==> flow/design.v <==
package packet_pkg;
	parameter int PACKET_WIDTH = 16;
	parameter int ADDR_WIDTH   = 4;
	parameter int DEPTH        = 8;
	parameter int DATA_WIDTH   = 8;
	parameter int NUM_PORTS    = 4 ;
	typedef enum logic [1:0] {IDLE, ROUTE, ARB_WAIT, TRANSMIT} state_t;
	typedef enum logic [1:0] {ERR, SDP, MDP, BDP} p_type;
endpackage
import packet_pkg::*;
module fifo(
	input logic rst_n,
	input logic clk,
	input logic [PACKET_WIDTH - 1 : 0] data_in,
	input logic wr_en,
	output logic fifo_full,
	output logic [(PACKET_WIDTH >> 1) - 1 : 0] header_out,
	input logic rd_en,
	output logic [PACKET_WIDTH - 1 : 0] data_out,
	output logic fifo_empty
);
localparam PTR_BWIDTH = $clog2(DEPTH);  
logic [PACKET_WIDTH - 1 : 0] mem [ DEPTH - 1 : 0];
logic [PTR_BWIDTH -1 : 0] wr_ptr, rd_ptr;
logic [PTR_BWIDTH : 0] fifo_count;
 always_comb begin
 	header_out = (!fifo_empty) ? mem[rd_ptr][7:0] : '0; 
 end
always_ff @(posedge clk or negedge rst_n) begin
	if (!rst_n) begin
	wr_ptr     <=  '0;
	rd_ptr     <=  '0;
	fifo_count <=  '0;
	data_out   <=  '0;
 end else begin
	if (wr_en && !fifo_full) begin
		mem[wr_ptr] <= data_in;
		wr_ptr <= wr_ptr + 1'b1;
	end
	if (rd_en && !fifo_empty) begin
		data_out <= mem[rd_ptr];
		rd_ptr <= rd_ptr + 1'b1;
	end
	if (wr_en && !fifo_full && rd_en && !fifo_empty) begin 
				fifo_count <= fifo_count; 
			end else if (wr_en && !fifo_full) begin
				fifo_count <= fifo_count + 1'b1;
			end else if (rd_en && !fifo_empty) begin
				fifo_count <= fifo_count - 1'b1;
			end
 end
end
assign fifo_full  = (fifo_count == DEPTH);
assign fifo_empty = (fifo_count == 0);
endmodule
# From RTL to reports: fifo
# The steps from the RTL of fifo to its reports follow in flow order.
# Line numbers count from 1 in the design file above.
# Operators carry their Yosys type and port widths (W data, S select, Z words).
# Library cell names are shortened.
# The mark n/a stands for no value.
# setup
top_module	fifo
clk_port	clk
cell_library	sky130hd
corner	tt_025C_1v80

# After elaboration
# Counts by Yosys on the flattened word-level netlist (proc, flatten, opt, wreduce). Print and check cells are left out. Cells with the same type and inputs are merged into one.
# bits
register_bits	154
inputBits	20
output_inout_bits	26
elab_cells	55
# op_classes
addsub	4
eq_ne	15
muxes	4
n_logic	1
reduce_and_logical	19
# op_table
operator	count
$pmux W16 S8	1
$eq A3 B3 Y1 const B	8
$reduce_and A3 Y1	8
$eq A3 B2 Y1 const B	4
$mux W8	1
$mux W4	2
$add A3 B1 Y3 const B	2
$eq A3 B1 Y1 const B	2
$logic_not A3 Y1	2
$logic_and A1 B1 Y1	4
$add A4 B1 Y4 const B	1
$sub A4 B1 Y4 const B	1
$eq A4 B4 Y1 const B	1
$logic_not A4 Y1	1
$logic_not A1 Y1	2
$reduce_and A2 Y1	1
$reduce_bool A2 Y1	1
$not A1 Y1	1

# Longest topological paths
# Longest topological path by Yosys (ltp), each cell counted once; first at word level (registers and memories cut), then after technology mapping (sequential cells cut; the memories' decode and read muxes count).
# depth
ltp_word	7
ABC_AREA	0
ltp_mapped	10
depth_no_buf	8

# Netlist
# The flow's flattened synthesis, as Yosys stat reports it; memories are mapped. The netlist is that of the ABC_AREA named above (0 if unset); the other value can give another one.
# mapped
mapped_cells	382
synth_area_um2	6113.4
seq_area_um2	4494.3
ff_cells	154
# by_type
cell	count
edfxtp_1	128
dfrtp_1	26
mux2_2	16
ha_1	14
a221oi_1	16
o31ai_1	16
a22o_1	12
o211a_1	10
nand2_1	23
a22oi_1	10
and3_1	11
nor2_1	16
clkbuf_1	15
nor3_1	11
xnor2_1	4
inv_1	8
and2_1	4
a222oi_1	2
# Not listed: further types 24, cells in them 40.

# Timing after synthesis
# Source: OpenSTA report_checks on the synthesized netlist (no wires, ideal clock, input and output delay 20% of the period each), path of least setup slack; recovery checks are left aside. Register names are those of the netlist, which keeps one name where synthesis merged equal registers.
# synth_timing
path_kind	register to output
startpoint	reg rd_ptr[2]
endpoint	out header_out[1]
clock_period_ps	3650
out_delay_ps	730
arrival_time_ps	2251
required_time_ps	2920
setup_slack_ps	669
delay_ps	2251
stages	11
n_path_buf	4
period_less_setup_slack_ps	2981
# "delay_ps" is the arrival time less input delay plus setup time.
# At an output port there is no setup time.
# "stages" counts driving pins, that of a launching flip-flop among them; a cell with two outputs on the path counts twice.
# "period_less_setup_slack_ps" = period - worst setup slack (recovery checks aside). The figure is calculated, with input and output delays left at 20% of the set period.
# The rows between start and end are the longest chain of elaborated cells between them; the timing report does not say that the signal goes this way. Where chains are equally long, one stands for them.
# Each line given opens the expression or statement behind the cell; cells for indexed reads and writes are added by Yosys, which also makes memories of some case tables.
# synth_via
cell_sequence	dfrtp_1 > buf_2 > inv_1 > clkbuf_1 > ha_1 > clkbuf_1 > clkbuf_1 > a22o_1 > a221oi_1 > o211a_1 > nor3_1
elab_chain_len	3
cone_cells	10
cone_classes	eq/ne (7); mux (2); reduce/logical (1)
# synth_lines
item	line_no	rtl
start, declared	24	logic [PTR_BWIDTH -1 : 0] wr_ptr, rd_ptr;
start, assigned	32	rd_ptr <= '0;
start, assigned	42	rd_ptr <= rd_ptr + 1'b1;
$eq A3 B3 Y1	27	header_out = (!fifo_empty) ? mem[rd_ptr][7:0] : '0;
$pmux W16 S8	27
$mux W8	27
end, declared	17	output logic [(PACKET_WIDTH >> 1) - 1 : 0] header_out,

# Path in the finished layout
# Path of least setup slack in the final report of run A (OpenROAD, finished layout, wires in). Where an end is a register, its clock arrival counts in the times.
# The report prints the path's times to 10 ps; the period is as set.
# layout_timing
path_kind	register to output
startpoint	reg rd_ptr[0]
endpoint	out header_out[6]
clock_period_ps	3150
out_delay_ps	630
arrival_time_ps	2270
required_time_ps	2520
setup_slack_ps	250
stages	10
n_path_buf	3
# The rows between start and end are the longest chain of elaborated cells between them; the timing report does not say that the signal goes this way. Where chains are equally long, one stands for them.
# layout_via
cell_sequence	dfrtp_1 > buf_6 > ha_4 > ha_4 > nor4_4 > nand2b_4 > buf_6 > o211a_1 > nor3_2 > buf_2
elab_chain_len	3
cone_cells	10
cone_classes	eq/ne (7); mux (2); reduce/logical (1)
# layout_lines
item	line_no	rtl
start, declared	24	logic [PTR_BWIDTH -1 : 0] wr_ptr, rd_ptr;
start, assigned	32	rd_ptr <= '0;
start, assigned	42	rd_ptr <= rd_ptr + 1'b1;
$eq A3 B3 Y1	27	header_out = (!fifo_empty) ? mem[rd_ptr][7:0] : '0;
$pmux W16 S8	27
$mux W8	27
end, declared	17	output logic [(PACKET_WIDTH >> 1) - 1 : 0] header_out,

Subject: fifo on sky130hd, stored results

Hello all,

Module fifo, platform sky130hd: 2 stored runs of the flow (Yosys, OpenROAD) with differing settings, in no particular order. Input and output delays are each 20% of the period that was set; the output load is 0.01 pF.
"clock_period_reached_ps" means the clock period less the worst setup slack. The figure is calculated, with input and output delays left at 20% of the set period.
"worst_setup_path_time_ps" is the time allowed to the run's worst setup path (the clock period less input and output delay, where it has them) less its slack. Clock arrival times count: a late capture clock shortens it, a late launch clock lengthens it.
"totalPower_w" is the tool's figure for a default switching activity; nothing was simulated.
"worst_setup_path_time_ps" is given in steps of 10 ps.

Run A, flow files:
==> flow/run.sh <==
#!/bin/bash
# the make line also repeats the synthesis and layout settings of config.mk as NAME=value (left out here)
make -C /OpenROAD-flow-scripts/flow DESIGN_CONFIG=/design/flow/config.mk WORK_HOME=/design/flow/orfs CLKGATE_MAP_FILE= finish
==> flow/config.mk <==
export PLATFORM = sky130hd
export DESIGN_NAME = fifo
export DESIGN_NICKNAME = fifo
export VERILOG_FILES = /design/flow/design.v
export SDC_FILE = /design/flow/constraint.sdc
export NUM_CORES = 4
export LEC_CHECK = 0
export CAP_MARGIN = 30
export CELL_PAD_IN_SITES_GLOBAL_PLACEMENT = 1
export CORE_ASPECT_RATIO = 1.09
export CORE_MARGIN = 2
export CORE_UTILIZATION = 53
export CTS_CLUSTER_SIZE = 36
export GPL_ROUTABILITY_DRIVEN = 1
export HOLD_SLACK_MARGIN = 0.25
export SETUP_SLACK_MARGIN = 0.74
export SLEW_MARGIN = 20
export TNS_END_PERCENT = 15
==> flow/constraint.sdc <==
create_clock -name core_clock -period 3.15 [get_ports {clk}]
set_input_delay 0.6300 -clock core_clock [delete_from_list [all_inputs] [get_ports {clk}]]
set_output_delay 0.6300 -clock core_clock [all_outputs]
set_load 0.01 [all_outputs]

==> results of run A, as CSV <==
result,value
yosys_chip_area_um2,6113.4
final_die_area_um2,12410.8
finish.stdcell_area_um2,7733.7
fin_util_pct,69.6
final_setup_ws_ps,252
setup_tns_ps,0
totalPower_w,0.007628
clock_period_reached_ps,2898
worst_setup_path_time_ps,2270
path_kind,"register to output"

Run B, flow files:
==> flow/run.sh <==
#!/bin/bash
# the make line also repeats the synthesis and layout settings of config.mk as NAME=value (left out here)
make -C /OpenROAD-flow-scripts/flow DESIGN_CONFIG=/design/flow/config.mk WORK_HOME=/design/flow/orfs CLKGATE_MAP_FILE= finish
==> flow/config.mk <==
export PLATFORM = sky130hd
export DESIGN_NAME = fifo
export DESIGN_NICKNAME = fifo
export VERILOG_FILES = /design/flow/design.v
export SDC_FILE = /design/flow/constraint.sdc
export NUM_CORES = 4
export LEC_CHECK = 0
export ABC_AREA = 1
export CAP_MARGIN = 20
export CORE_ASPECT_RATIO = 0.71
export CORE_MARGIN = 8
export CORE_UTILIZATION = 17
export GPL_ROUTABILITY_DRIVEN = 0
export PLACE_DENSITY_LB_ADDON = 0.11
export SETUP_SLACK_MARGIN = 0.41
export SLEW_MARGIN = 40
==> flow/constraint.sdc <==
create_clock -name core_clock -period 2.12 [get_ports {clk}]
set_input_delay 0.4240 -clock core_clock [delete_from_list [all_inputs] [get_ports {clk}]]
set_output_delay 0.4240 -clock core_clock [all_outputs]
set_load 0.01 [all_outputs]

==> results of run B, as CSV <==
result,value
yosys_chip_area_um2,6326.1
final_die_area_um2,43731.9
finish.stdcell_area_um2,9145.0
fin_util_pct,24.9
final_setup_ws_ps,-325
setup_tns_ps,-2337
totalPower_w,0.012769
clock_period_reached_ps,2445
worst_setup_path_time_ps,2020
path_kind,"register to output"

Thanks
